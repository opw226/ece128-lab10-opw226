==> flow/design.v <==
`timescale 1ns / 1ps
module RAM(i_clk, i_rst, i_write_en, i_addr, i_write_data, o_read_data);
    input i_clk, i_rst, i_write_en;
    input[2:0] i_addr;
    input[7:0] i_write_data;
    output reg[7:0] o_read_data;
    reg [7:0] mem [7:0];
    always @(posedge i_clk) begin
        if(i_rst) begin
            mem[0] <= 4'b0;
            mem[1] <= 4'b0;
            mem[2] <= 4'b0;
            mem[3] <= 4'b0;
            mem[4] <= 4'b0;
            mem[5] <= 4'b0;
            mem[6] <= 4'b0;
            mem[7] <= 4'b0;
        end
        else begin
            if(i_write_en)
                mem[i_addr] <= i_write_data;
            else
                o_read_data <= mem[i_addr];
        end
    end
endmodule
### From RTL to reports: RAM

The steps from the RTL of RAM to its reports follow in flow order.
Lines are those of the file above, counted from 1.
Operators: Yosys type, input widths -> output width; for muxes data width and select width s.
Library cell names are shortened.
Not given: n/a

* top: RAM
* clock input: i_clk
* library: sky130hd
* library corner: tt_025C_1v80

### Word level

Source: Yosys, flattened and elaborated, memories not mapped. Widths are those after wreduce. Registers that Yosys merges into a memory's read port (data or address) are not register bits. Print and check cells do not count. Equal cells are merged and count once.
Yosys's memory passes give these memory sizes; they may raise the number of words (mostly to a power of two), join words into wider ones and drop unused or constant bits.

* multiplexer cells: 7
* reductions and logical operators: 1
* bitwise gates (word level): 2

Operator list (count)
* $mux 8: 2
* $mux 3: 2
* $mux 1: 3
* $not 1->1: 2
* $reduce_and 2->1: 1

* bits in registers: 0
* RAM bits: 64
* cells after elaboration: 11
* memory cells: 1
* output and inout bits: 8
* bits of input ports: 14

Memory list
* mem: words 8, width 8, line 7 `reg [7:0] mem [7:0];`

### Depth

Depth = most cells in a row (Yosys ltp): at word level without a register or memory, in the mapped netlist without a sequential cell, where the memories' decode and read muxes count.

* word-level depth: 2
* ABC_AREA: 0
* depth in mapped cells: 5
* gate-level depth less buffers: 3

### After synthesis

Yosys stat after the flow's synthesis: flattened, memories mapped to cells. It holds for the ABC_AREA given above (unset counts as 0); a run with the other value may have another netlist.
The area totals of this step are shown rounded.

Cell types
* edfxtp_1: count 72, area in all 2.16E+03 um^2
* and2_1: count 65, area in all 406.64 um^2
* mux4_2: count 14, area in all 315.302 um^2
* nand2_1: count 22, area in all 82.579 um^2
* or2_2: count 8, area in all 50.048 um^2
* buf_4: count 4, area in all 30.029 um^2
* nor2_4: count 2, area in all 22.522 um^2
* nand3b_4: count 1, area in all 20.019 um^2
* a221oi_1: count 2, area in all 17.517 um^2
* nor3_4: count 1, area in all 16.266 um^2
* nor2_1: count 4, area in all 15.014 um^2
* nand2b_1: count 2, area in all 12.512 um^2
* nor2_2: count 2, area in all 12.512 um^2
* mux2_2: count 1, area in all 11.261 um^2
* or3b_4: count 1, area in all 11.261 um^2
* nor3_2: count 1, area in all 10.01 um^2
* o221ai_1: count 1, area in all 8.758 um^2
* nand3b_1: count 1, area in all 7.507 um^2

Other cell types: 5; their cells: 5.

* mapped flip-flops: 72
* mapped area: 0.00324 mm^2
* area of sequential cells: 0.00216 mm^2
* cell count: 209
* buffer cells: 6

### Path before layout

Source: OpenSTA report_checks on the synthesized netlist (no wires, ideal clock, input and output delay 20% of the period each), path of least setup slack; recovery checks are left aside. Register names are those of the netlist, which keeps one name where synthesis merged equal registers.

* kind: input-to-reg
* start point: input i_rst
* end point: memory mem[5][0]
* slack: 0.195 ns
* driving pins on the path: 4
* path delay: 1.173 ns
* launch time at the first pin: 0.342 ns
* data required time: 1.381 ns
* path buffers: 1
* clock period: 1.71 ns
* input delay: 0.342 ns
* arrival: 1.186 ns
* setup time: 0.329 ns
* period reached after synthesis: 1.515 ns

"path delay" = arrival - input delay + setup time.
"driving pins on the path": output pins that drive a net of the path, with the launching flip-flop's if there is one; two outputs of one cell count as two.
"period reached after synthesis" is the clock period less the worst setup slack; recovery checks do not enter. This is arithmetic on one report: input and output delays are still those of the set period (20% each).
Between the ends stands the longest chain of elaborated cells between them, by number of cells; it is not shown to be the way that was timed. Of several equally long chains one is given.
Each line given opens the expression or statement behind the cell; cells for indexed reads and writes are added by Yosys, which also makes memories of some case tables.
The path ends at the enable pin of a flip-flop; only ways to that pin are counted.

* cells stage by stage: clkbuf_1 -> nand3b_4 -> nor2_1 -> or2_1
* cells in the longest elaborated chain: 1
* elaborated cells between the ends (all ways): 3
* source lines of those cells: 1
* those cells by class: mux (3)

RTL lines, path after synthesis
* from (decl): line 3 `input i_clk, i_rst, i_write_en;`
* $mux 3: line 9 `if(i_rst) begin`
* to (decl): line 7 `reg [7:0] mem [7:0];`

### Timing after layout

From the final timing report of record 1: the path of least setup slack in the routed layout; clock arrival at registers is part of the times.

* kind: input-to-reg
* start point: input i_addr[1]
* end point: memory mem[7][5]
* arrival: 1.91 ns
* slack: 0.03 ns
* path buffers: 2
* clock period: 1.91 ns
* launch time at the first pin: 0.38 ns
* driving pins on the path: 5
* input delay: 0.38 ns
* setup time: 0.30 ns
* data required time: 1.94 ns

Between the ends stands the longest chain of elaborated cells between them, by number of cells; it is not shown to be the way that was timed. Of several equally long chains one is given.

* cells stage by stage: clkdlybuf4s50_1 -> buf_4 -> nand2_1 -> nor2_4 -> or2_4
* cells in the longest elaborated chain: 2
* elaborated cells between the ends (all ways): 2
* source lines of those cells: 2
* those cells by class: mux (2)

RTL lines, path after layout
* from (decl): line 4 `input[2:0] i_addr;`
* $mux 3: line 20 `if(i_write_en)`
* $mux 3: line 9 `if(i_rst) begin`
* to (decl): line 7 `reg [7:0] mem [7:0];`

Memo
Re: implementation data of RAM

Measured results for RAM: 2 stored runs of the Yosys and OpenROAD flow on sky130hd. The settings differ; the order carries no meaning. The constraints put input and output delay at 20% of the set period each and load the outputs with 0.01 pF.
"reached clock period" is the run's clock period less its worst setup slack. It is reckoned from that one timing run; input and output delays stay at 20% of the period that was set.
"critical path time" is the time allowed to the run's worst setup path (the clock period less input and output delay, where it has them) less its slack. Clock arrival times count: a late capture clock shortens it, a late launch clock lengthens it.
"total power of the final layout" rests on the timing tool's default activity at the inputs, not on a simulated workload.
The results are shown rounded.

### Record 1

==> flow/run.sh <==
#!/bin/bash
# the make line also repeats the synthesis and layout settings of config.mk as NAME=value (left out here)
make -C /OpenROAD-flow-scripts/flow DESIGN_CONFIG=/design/flow/config.mk WORK_HOME=/design/flow/orfs CLKGATE_MAP_FILE= finish
==> flow/config.mk <==
export PLATFORM = sky130hd
export DESIGN_NAME = RAM
export DESIGN_NICKNAME = RAM
export VERILOG_FILES = /design/flow/design.v
export SDC_FILE = /design/flow/constraint.sdc
export NUM_CORES = 4
export LEC_CHECK = 0
export CAP_MARGIN = 20
export CELL_PAD_IN_SITES_GLOBAL_PLACEMENT = 0
export CORE_ASPECT_RATIO = 0.64
export CORE_MARGIN = 5
export CORE_UTILIZATION = 41
export CTS_CLUSTER_DIAMETER = 320
export GPL_TIMING_DRIVEN = 0
export PLACE_DENSITY_LB_ADDON = 0.02
export SLEW_MARGIN = 25
export TNS_END_PERCENT = 10
==> flow/constraint.sdc <==
create_clock -name core_clock -period 1.91 [get_ports {i_clk}]
set_input_delay 0.3820 -clock core_clock [delete_from_list [all_inputs] [get_ports {i_clk}]]
set_output_delay 0.3820 -clock core_clock [all_outputs]
set_load 0.01 [all_outputs]

Results of record 1:
- Smallest hold slack: 0.669 ns
- Chip area in the Yosys report: 0.00324 mm^2
- Total power of the final layout: 0.00357 W
- Total negative slack: 0.000 ns
- Area of the die: 0.00982 mm^2
- Reached clock period: 1.885 ns
- Setup slack of the worst path: 0.025 ns
- Utilization after routing: 51.7%
- Critical path time: 1.50 ns
- Worst setup path kind: input-to-reg
- Standard-cell area after layout: 0.0039 mm^2

### Record 2

==> flow/run.sh <==
#!/bin/bash
# the make line also repeats the synthesis and layout settings of config.mk as NAME=value (left out here)
make -C /OpenROAD-flow-scripts/flow DESIGN_CONFIG=/design/flow/config.mk WORK_HOME=/design/flow/orfs CLKGATE_MAP_FILE= finish
==> flow/config.mk <==
export PLATFORM = sky130hd
export DESIGN_NAME = RAM
export DESIGN_NICKNAME = RAM
export VERILOG_FILES = /design/flow/design.v
export SDC_FILE = /design/flow/constraint.sdc
export NUM_CORES = 4
export LEC_CHECK = 0
export ABC_AREA = 0
export CAP_MARGIN = 20
export CELL_PAD_IN_SITES_DETAIL_PLACEMENT = 1
export CELL_PAD_IN_SITES_GLOBAL_PLACEMENT = 2
export CORE_MARGIN = 2
export CORE_UTILIZATION = 56
export CTS_CLUSTER_DIAMETER = 283
export CTS_CLUSTER_SIZE = 33
export GPL_TIMING_DRIVEN = 1
export SLEW_MARGIN = 20
==> flow/constraint.sdc <==
create_clock -name core_clock -period 1.84 [get_ports {i_clk}]
set_input_delay 0.3680 -clock core_clock [delete_from_list [all_inputs] [get_ports {i_clk}]]
set_output_delay 0.3680 -clock core_clock [all_outputs]
set_load 0.01 [all_outputs]

Results of record 2:
- Smallest hold slack: 0.676 ns
- Chip area in the Yosys report: 0.00324 mm^2
- Total power of the final layout: 0.00362 W
- Total negative slack: 0.000 ns
- Area of the die: 0.00641 mm^2
- Reached clock period: 1.753 ns
- Setup slack of the worst path: 0.087 ns
- Utilization after routing: 70.8%
- Critical path time: 1.38 ns
- Worst setup path kind: input-to-reg
- Standard-cell area after layout: 0.00392 mm^2
